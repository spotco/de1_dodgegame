==> flow/design.v <==
module bullets(
	input [9:0] x,
	input [8:0] y,
	input [9:0] player_x,
	input [9:0] player_y,
	input clk,
	input reset,
	output reg do_draw,
	output reg hit_player
);
parameter X_MIN = 20;
parameter X_MAX = 600;
parameter Y_MIN = 20;
parameter Y_MAX = 400;
parameter NUM_BULLETS = 6;
parameter BULLETS_RESET_DIST = 95;
reg [9:0] bullets_x[NUM_BULLETS-1:0];
reg [9:0] bullets_y[NUM_BULLETS-1:0];
reg [7:0] bullets_size[NUM_BULLETS-1:0];
reg [7:0] bullets_vel_x[NUM_BULLETS-1:0];
reg [7:0] bullets_vel_y[NUM_BULLETS-1:0];
reg bullets_do_reset[NUM_BULLETS-1:0];  
reg [18:0] mov_ctr;
reg [7:0] rand_ctr;
reg [3:0] i;
reg found;
reg do_hit_player;
always @(posedge clk) begin
	mov_ctr <= mov_ctr + 1;
	if (mov_ctr == 0) begin
		rand_ctr = rand_ctr + 1;
		for (i = 0; i < NUM_BULLETS; i = i + 1) begin
			bullets_x[i] <= bullets_x[i] + bullets_vel_x[i];
			bullets_y[i] <= bullets_y[i] + bullets_vel_y[i];
			if (bullets_x[i] > X_MAX) begin
				bullets_x[i] <= X_MIN;
				bullets_do_reset[i] <= 0;
			end
			if (bullets_x[i] < X_MIN) begin
				bullets_x[i] <= X_MAX;
				bullets_do_reset[i] <= 0;
			end
			if (bullets_y[i] > Y_MAX) begin
				bullets_y[i] <= Y_MIN;
				bullets_do_reset[i] <= 0;
			end
			if (bullets_y[i] < Y_MIN) begin
				bullets_y[i] <= Y_MAX;
				bullets_do_reset[i] <= 0;
			end
			if (reset == 1) begin
				bullets_x[i] <= i*BULLETS_RESET_DIST + 5;
				bullets_y[i] <= Y_MIN + 5;
				bullets_do_reset[i] <= 0;
			end
			if (bullets_do_reset[i] == 0) begin
				bullets_size[i] <= ((rand_ctr%70)+10);
				bullets_vel_x[i] <= ((rand_ctr^(i*21))%7);
				bullets_vel_y[i] <= ((~rand_ctr^(i*35))%7);
				bullets_do_reset[i] <= 1;
			end
			if (bullets_vel_x[i] == 0 && bullets_vel_y[i] == 0) begin
				bullets_do_reset[i] <= 0;
			end
		end
	end
	found <= 0;
	do_hit_player <= 0;
	for (i = 0; i < NUM_BULLETS; i = i + 1) begin
		if ((x > bullets_x[i] ) && 
			 (x < bullets_x[i] + bullets_size[i] ) && 
			 (y > bullets_y[i] ) &&
			 (y < bullets_y[i] + bullets_size[i])) begin
			found <= 1;
		end
		if (player_x > bullets_x[i] && player_x < bullets_x[i] + bullets_size[i] &&
			 player_y > bullets_y[i] && player_y < bullets_y[i] + bullets_size[i]) begin
			do_hit_player <= 1; 
		end
	end
	do_draw <= found;
	hit_player <= do_hit_player;
end
endmodule
module dodge_game(
	input clk,
	input [3:0] keys_in,
	input reset,
	output vga_h_sync,
	output vga_v_sync, 
	output reg [3:0] vga_R, 
	output reg [3:0] vga_G, 
	output reg [3:0] vga_B,
	output [6:0] hex_0,
	output [6:0] hex_1,
	output [6:0] hex_2,
	output [6:0] hex_3
);
parameter RIGHT = 0;
parameter UP = 1;
parameter DOWN = 2;
parameter LEFT = 3;
parameter X_MIN = 20;
parameter X_MAX = 600;
parameter Y_MIN = 20;
parameter Y_MAX = 400;
wire inDisplayArea;
wire [9:0] x;
wire [8:0] y;
wire sur_x;
wire sur_y;
assign sur_x = x > X_MIN-1 && x < X_MAX+1;
assign sur_y = y > Y_MIN-1 && y < Y_MAX+1;
hvsync_generator syncgen(
	.clk(clk), 
	.vga_h_sync(vga_h_sync), 
	.vga_v_sync(vga_v_sync),
   .inDisplayArea(inDisplayArea), 
	.CounterX(x), 
	.CounterY(y)
);
wire do_draw_red;
wire hit_player;
bullets bs( 
	.x(x),
	.y(y),
	.player_x(player_x),
	.player_y(player_y),
	.clk(clk),
	.reset(reset),
	.do_draw(do_draw_red),
	.hit_player(hit_player)
);
score_disp disp(
	.score(score_ctr),
	.hex_0(hex_0),
	.hex_1(hex_1),
	.hex_2(hex_2),
	.hex_3(hex_3)
);
reg [9:0] player_x;
reg [9:0] player_y;
reg [15:0] mov_ctr;
reg game_over;
wire R,G,B;
assign R = do_draw_red;
assign G = (x > player_x - 5) && (x < player_x + 10 - 5) && (y > player_y - 5) && (y < player_y + 10 - 5);
assign B = (x == X_MIN && y > Y_MIN && y < Y_MAX) || (x == X_MAX && y > Y_MIN && y < Y_MAX) ||
				(y == Y_MIN && x > X_MIN && x < X_MAX) || (y == Y_MAX && x > X_MIN && x < X_MAX);
reg [12:0] score_ctr;
reg [7:0] score_delay_ctr;
always @(posedge clk) begin
	if (reset == 1) begin
		game_over <= 0;
		player_x <= X_MAX/2 + X_MIN;
		player_y <= Y_MAX/2 + Y_MIN;
		score_ctr = 0;
	end else begin
		if (hit_player == 1) begin
			game_over <= 1;
		end
	end
	mov_ctr = mov_ctr + 1;
	if (mov_ctr == 0) begin
		score_delay_ctr = score_delay_ctr + 1;
		if (score_delay_ctr % 64 == 0) begin
			if (game_over == 0 && reset == 0) begin
				score_ctr = score_ctr + 1;
			end
		end
		if (keys_in[RIGHT] == 0) begin
			player_x <= player_x + 1;
		end
		if (keys_in[LEFT] == 0) begin
			player_x <= player_x - 1;
		end
		if (keys_in[UP] == 0) begin
			player_y <= player_y - 1;
		end
		if (keys_in[DOWN] == 0) begin
			player_y <= player_y + 1;
		end
	end
	if (player_x > X_MAX) begin
		player_x <= X_MIN;
	end
	if (player_x < X_MIN) begin
		player_x <= X_MAX;
	end
	if (player_y > Y_MAX) begin
		player_y <= Y_MIN;
	end
	if (player_y < Y_MIN) begin
		player_y <= Y_MAX;
	end
	vga_R[0] <= R & sur_x & sur_y;
	vga_R[1] <= R & sur_x & sur_y;
	vga_R[2] <= R & sur_x & sur_y;
	vga_R[3] <= R & sur_x & sur_y;
	vga_G[0] <= G & sur_x & sur_y & ~game_over;
	vga_G[1] <= G & sur_x & sur_y & ~game_over;
	vga_G[2] <= G & sur_x & sur_y & ~game_over;
	vga_G[3] <= G & sur_x & sur_y & ~game_over;
	vga_B[0] <= B & sur_x & sur_y;
	vga_B[1] <= B & sur_x & sur_y;
	vga_B[2] <= B & sur_x & sur_y;
	vga_B[3] <= B & sur_x & sur_y;
end
endmodule
module hvsync_generator(
	input clk,
	output vga_h_sync, 
	output vga_v_sync,
	output reg inDisplayArea,
	output reg [9:0] CounterX,
	output reg [8:0] CounterY
);
wire CounterXmaxed = (CounterX==10'h2FF);
always @(posedge clk)
if(CounterXmaxed)
	CounterX <= 0;
else
	CounterX <= CounterX + 1;
always @(posedge clk)
if(CounterXmaxed) CounterY <= CounterY + 1;
reg	vga_HS, vga_VS;
always @(posedge clk)
begin
	vga_HS <= (CounterX[9:4]==6'h2D);  
	vga_VS <= (CounterY==500); 		  
end
always @(posedge clk)
if(inDisplayArea==0)
	inDisplayArea <= (CounterXmaxed) && (CounterY<480);
else
	inDisplayArea <= !(CounterX==639);
assign vga_h_sync = ~vga_HS;
assign vga_v_sync = ~vga_VS;
endmodule
module score_disp(
	input [12:0] score,
	output [6:0] hex_0,
	output [6:0] hex_1,
	output [6:0] hex_2,
	output [6:0] hex_3
);
seg7 h0(score%10,hex_0);
seg7 h1(score/10%10,hex_1);
seg7 h2(score/100%10,hex_2);
seg7 h3(score/1000%10,hex_3);
endmodule
module seg7(bcd,leds);
	input [3:0] bcd;
	output reg [6:0] leds;
	always @(bcd)
		case (bcd)
			0: leds = 7'b1000000;
			1: leds = 7'b1111001;
			2: leds = 7'b0100100;
			3: leds = 7'b0110000;
			4: leds = 7'b0011001;
			5: leds = 7'b0010010;
			6: leds = 7'b0000010;
			7: leds = 7'b1111000;
			8: leds = 7'b0000000;
			9: leds = 7'b0010000;
			10:leds = 7'b0001000;
			11:leds = 7'b0000011;
			12:leds = 7'b1000110;
			13:leds = 7'b0100001;
			14:leds = 7'b0000110;
			15:leds = 7'b0001110;
			default: leds = 7'b1111111;
		endcase
endmodule
======== Step by step through the tools: dodge_game ========
What the tools print for dodge_game, step after step.
Lines are those of the file above, counted from 1.
Operators: Yosys type, input widths -> output width; for muxes data width and select width s.
Cell names lack the library's common part.
Not given: n/a
design
  top ..................................... dodge_game
  clock ................................... clk
  standard-cell library ................... sky130hd
  timing corner ........................... tt_025C_1v80

======== Elaborated design ========
Yosys after proc, flatten, opt, wreduce and memory -nomap, before mapping. Print and check cells are not counted. Equal cells are merged and count once.
Memory sizes are those after Yosys's memory passes, which may raise the word count (mostly to a power of two), join words into wider ones and drop unused or constant bits.
bit counts
  register bits ........................... 383
  memory bits (read-only) ................. 448
  memories kept ........................... 4
memories
  memory           words  width  rd ports  wr ports  RTL line  RTL
  (no name shown)  16     7      1         0         256       case (bcd)
  (no name shown)  16     7      1         0         256
  (no name shown)  16     7      1         0         256
  (no name shown)  16     7      1         0         256
cells by class
  $add $sub $neg .......................... 42
  div/mod/pow operators ................... 20
  order comparisons ....................... 88
  equality and inequality tests ........... 7
  multiplexer cells ....................... 76
  bitwise operators ....................... 28
  reduce/logical cells .................... 107
operators by type and width
  cell                    count
  $mod 32x3->32 const B   6
  $mod 8x3->32 const B    6
  $mod 32x4->32 const B   3
  $div 13x10->32 const B  1
  $add 10x8->10           24
  $div 13x7->32 const B   1
  $mod 8x7->32 const B    1
  $mux 10                 21
  $gt 10x10->1            18
  $lt 10x10->1            18
  $lt 10x5->1 const B     14
  $div 13x4->32 const B   1
  $mod 13x4->32 const B   1
  $mux 9                  13
  $logic_not 8->1         12
  $gt 10x10->1 const B    7
  $gt 10x9->1 const B     7
  $gt 9x10->1             6
  $lt 9x10->1             6
  $logic_and 1x1->1       56
  $mux 13                 4
  $mux 1                  38
  $reduce_or 3->1         12
  $gt 10x32->1            1
  $lt 10x32->1            1
  $logic_not 32->1        1
  $not 8->32              1
  $gt 9x32->1             1
Other operator kinds: 32; their cells: 87.

======== Longest topological paths ========
Depth = most cells in a row (Yosys ltp): at word level without a register or memory, in the mapped netlist without a sequential cell, where the memories' decode and read muxes count.
depth
  depth after elaboration ................. 9
  ABC_AREA ................................ 0
  mapped depth ............................ 44

======== Netlist ========
Yosys stat after the flow's synthesis: flattened, memories mapped to cells. It holds for the ABC_AREA given above (unset counts as 0); a run with the other value may have another netlist.
The area totals of this step are shown rounded.
cells by type
  type      count
  ha_1      778
  edfxtp_1  293
  xnor2_1   342
  a21oi_1   480
  o21ai_0   359
  dfxtp_1   88
  nor2_1    429
  nand2_1   417
  inv_1     341
  a21o_1    150
  xor2_1    122
  nor2b_1   147
  nand3_1   180
  nand2b_1  138
  nor3_1    146
  o21bai_1  79
  a31oi_1   88
  mux2i_1   52
Not listed: further types 105, cells in them 1205.
mapped netlist
  cells in the netlist .................... 5834
  cell area after synthesis ............... 0.048 mm^2
  sequential part of the area ............. 0.011 mm^2
  flip-flop cells ......................... 381
The figures by module come from a second, unflattened synthesis with its own total; it is not the netlist above.
unflattened totals
  cells (unflattened synthesis) ........... 6577
  area total of the unflattened synthesis .. 0.054 mm^2
Rows give one instance, submodules left out.
modules
  module            instances  cells  area (mm^2)  sequential area (mm^2)
  bullets           1          4692   0.04         0.0088
  (no name shown)   1          1013   0.0064       0
  dodge_game        1          653    0.0051       0.0012
  seg7              4          32     0.00028      0
  hvsync_generator  1          91     0.001        0.00053

======== Path before layout ========
OpenSTA on the mapped netlist: ideal clock, no wires. The path of least setup slack (recovery checks aside). Input and output delay are each 20% of the period. Register names are those of the netlist, which keeps one name where synthesis merged equal registers.
path post-synthesis
  path type ............................... reg2out
  start point ............................. register (no name shown)
  end point ............................... output hex_1[5]
  period .................................. 12100 ps
  data arrival time ....................... 8788 ps
  data required time ...................... 9680 ps
  slack ................................... 892 ps
  delay of the path ....................... 8788 ps
  stages on the path ...................... 41
  synthesis period reached ................ 11208 ps
"delay of the path" = arrival - input delay + setup time.
A path that ends at an output port has no setup time.
"stages on the path": output pins that drive a net of the path, with the launching flip-flop's if there is one; two outputs of one cell count as two.
"synthesis period reached" = period - worst setup slack (recovery checks aside). The figure is calculated, with input and output delays left at 20% of the set period.
The rows between start and end are the longest chain of elaborated cells between them; the timing report does not say that the signal goes this way. Where chains are equally long, one stands for them.
Each line given opens the expression or statement behind the cell; cells for indexed reads and writes are added by Yosys, which also makes memories of some case tables.
A memory read counts as a cell of the chain, while the word-level depth stops at memories.
on the way, post-synthesis
  cells stage by stage .................... dfxtp_1 -> buf_4 -> nor2_1 -> inv_1 -> ha_1 -> nand2b_1 -> o21ai_2 -> nand2_4 -> o311a_4 -> mux2i_4 -> or4_4 -> o41a_1 -> nor3_2 -> buf_4 -> buf_6 -> mux2_2 -> a2111oi_0 -> a32oi_1 -> [... 5 more ...] -> inv_1 -> nor3_1 -> or4b_1 -> xor2_1 -> or3_1 -> o31a_1 -> o32a_1 -> a311oi_4 -> o21ai_1 -> xnor2_1 -> inv_1 -> ha_1 -> nor2b_1 -> nand2_1 -> mux2i_1 -> a311o_1 -> nor3_1 -> mux2i_1
  cells in the longest elaborated chain ... 3
  elaborated cells on any way between the ends .. 3
  source lines of those cells ............. 2
  classes of those cells .................. div: 2; memory: 1
ends and longest elaborated chain, post-synthesis
  item             RTL line  RTL
  start, declared  150
  start, assigned  157
  start, assigned  168
  $div 13x4->32    248
  $mod 32x4->32    248
  $mem_v2 16x7     256       case (bcd)
  end, declared    95        output [6:0] hex_1,

======== Timing after layout ========
Path of least setup slack in the final report of run 1 (OpenROAD, finished layout, wires in). Where an end is a register, its clock arrival counts in the times.
The path's times are printed in steps of 10 ps; the period is the one set.
path post-layout
  path type ............................... reg2out
  start point ............................. register (no name shown)
  end point ............................... output hex_1[3]
  period .................................. 14000 ps
  data arrival time ....................... 10580 ps
  data required time ...................... 11200 ps
  slack ................................... 620 ps
  stages on the path ...................... 35
The rows between start and end are the longest chain of elaborated cells between them; the timing report does not say that the signal goes this way. Where chains are equally long, one stands for them.
A memory read counts as a cell of the chain, while the word-level depth stops at memories.
on the way, post-layout
  cells stage by stage .................... dfxtp_1 -> nor2_2 -> inv_1 -> ha_1 -> o21ba_1 -> o311ai_2 -> and2_4 -> o311a_4 -> mux2i_4 -> or4_4 -> o41a_1 -> nor3_4 -> buf_4 -> mux2_2 -> a2111oi_0 -> a32oi_1 -> o21ai_0 -> o2111a_1 -> and4bb_2 -> nand2_1 -> ha_1 -> inv_1 -> nor3_1 -> or4b_1 -> xor2_1 -> or3_1 -> o31a_1 -> o32a_1 -> a311oi_4 -> buf_4 -> or4b_1 -> a21oi_4 -> mux2_1 -> mux2_2 -> clkdlybuf4s50_1
  cells in the longest elaborated chain ... 3
  elaborated cells on any way between the ends .. 3
  source lines of those cells ............. 2
  classes of those cells .................. div: 2; memory: 1
ends and longest elaborated chain, post-layout
  item             RTL line  RTL
  start, declared  150
  start, assigned  157
  start, assigned  168
  $div 13x4->32    248
  $mod 32x4->32    248
  $mem_v2 16x7     256       case (bcd)
  end, declared    95        output [6:0] hex_1,

==> runs of dodge_game <==
2 stored runs of dodge_game in the flow (synthesis by Yosys, layout by OpenROAD, sky130hd cells), in arbitrary order. Constraints: input delay and output delay 20% of the set period each, output load 0.01 pF.
"achieved clock period" means the clock period less the worst setup slack. The figure is calculated, with input and output delays left at 20% of the set period.
"time used up by the worst setup path" means the part of the period allowed to the worst setup path (the constraints hold back 20% at inputs and 20% at outputs) less its slack; where the path has registers, the arrival times of their clocks count too.
"power": no workload was simulated; the value follows from the tool's default switching activity.
"time used up by the worst setup path" is known to 10 ps.
Values from the reports are rounded here.

======== run 1 ========
==> flow/run.sh <==
#!/bin/bash
# the make line also repeats the synthesis and layout settings of config.mk as NAME=value (left out here)
make -C /OpenROAD-flow-scripts/flow DESIGN_CONFIG=/design/flow/config.mk WORK_HOME=/design/flow/orfs CLKGATE_MAP_FILE= finish
==> flow/config.mk <==
export PLATFORM = sky130hd
export DESIGN_NAME = dodge_game
export DESIGN_NICKNAME = dodge_game
export VERILOG_FILES = /design/flow/design.v
export SDC_FILE = /design/flow/constraint.sdc
export NUM_CORES = 4
export LEC_CHECK = 0
export CAP_MARGIN = 25
export CORE_MARGIN = 2
export CORE_UTILIZATION = 22
export PLACE_DENSITY_LB_ADDON = 0.18
export SLEW_MARGIN = 30
==> flow/constraint.sdc <==
create_clock -name core_clock -period 14.0 [get_ports {clk}]
set_input_delay 2.8000 -clock core_clock [delete_from_list [all_inputs] [get_ports {clk}]]
set_output_delay 2.8000 -clock core_clock [all_outputs]
set_load 0.01 [all_outputs]

-------- measured, run 1 --------
  area of the synthesized netlist ......... 0.048 mm^2
  die footprint ........................... 0.22 mm^2
  post-route utilization .................. 25 %
  worst setup slack after layout .......... 620 ps
  total negative setup slack .............. 0 ps
  power ................................... 3600 µW
  achieved clock period ................... 13378 ps
  time used up by the worst setup path .... 10580 ps
  kind of the worst setup path ............ reg2out

======== run 2 ========
==> flow/run.sh <==
#!/bin/bash
# the make line also repeats the synthesis and layout settings of config.mk as NAME=value (left out here)
make -C /OpenROAD-flow-scripts/flow DESIGN_CONFIG=/design/flow/config.mk WORK_HOME=/design/flow/orfs CLKGATE_MAP_FILE= finish
==> flow/config.mk <==
export PLATFORM = sky130hd
export DESIGN_NAME = dodge_game
export DESIGN_NICKNAME = dodge_game
export VERILOG_FILES = /design/flow/design.v
export SDC_FILE = /design/flow/constraint.sdc
export NUM_CORES = 4
export LEC_CHECK = 0
export CAP_MARGIN = 15
export CORE_MARGIN = 2
export CORE_UTILIZATION = 63
export CTS_CLUSTER_DIAMETER = 31
export CTS_CLUSTER_SIZE = 87
export MIN_ROUTING_LAYER = met1
export PLACE_DENSITY_LB_ADDON = 0.19
export SETUP_SLACK_MARGIN = -1.35
export SLEW_MARGIN = 20
==> flow/constraint.sdc <==
create_clock -name core_clock -period 16.8 [get_ports {clk}]
set_input_delay 3.3600 -clock core_clock [delete_from_list [all_inputs] [get_ports {clk}]]
set_output_delay 3.3600 -clock core_clock [all_outputs]
set_load 0.01 [all_outputs]

-------- measured, run 2 --------
  area of the synthesized netlist ......... 0.048 mm^2
  die footprint ........................... 0.079 mm^2
  post-route utilization .................. 70 %
  worst setup slack after layout .......... 820 ps
  total negative setup slack .............. 0 ps
  power ................................... 3500 µW
  achieved clock period ................... 15976 ps
  time used up by the worst setup path .... 12620 ps
  kind of the worst setup path ............ reg2out
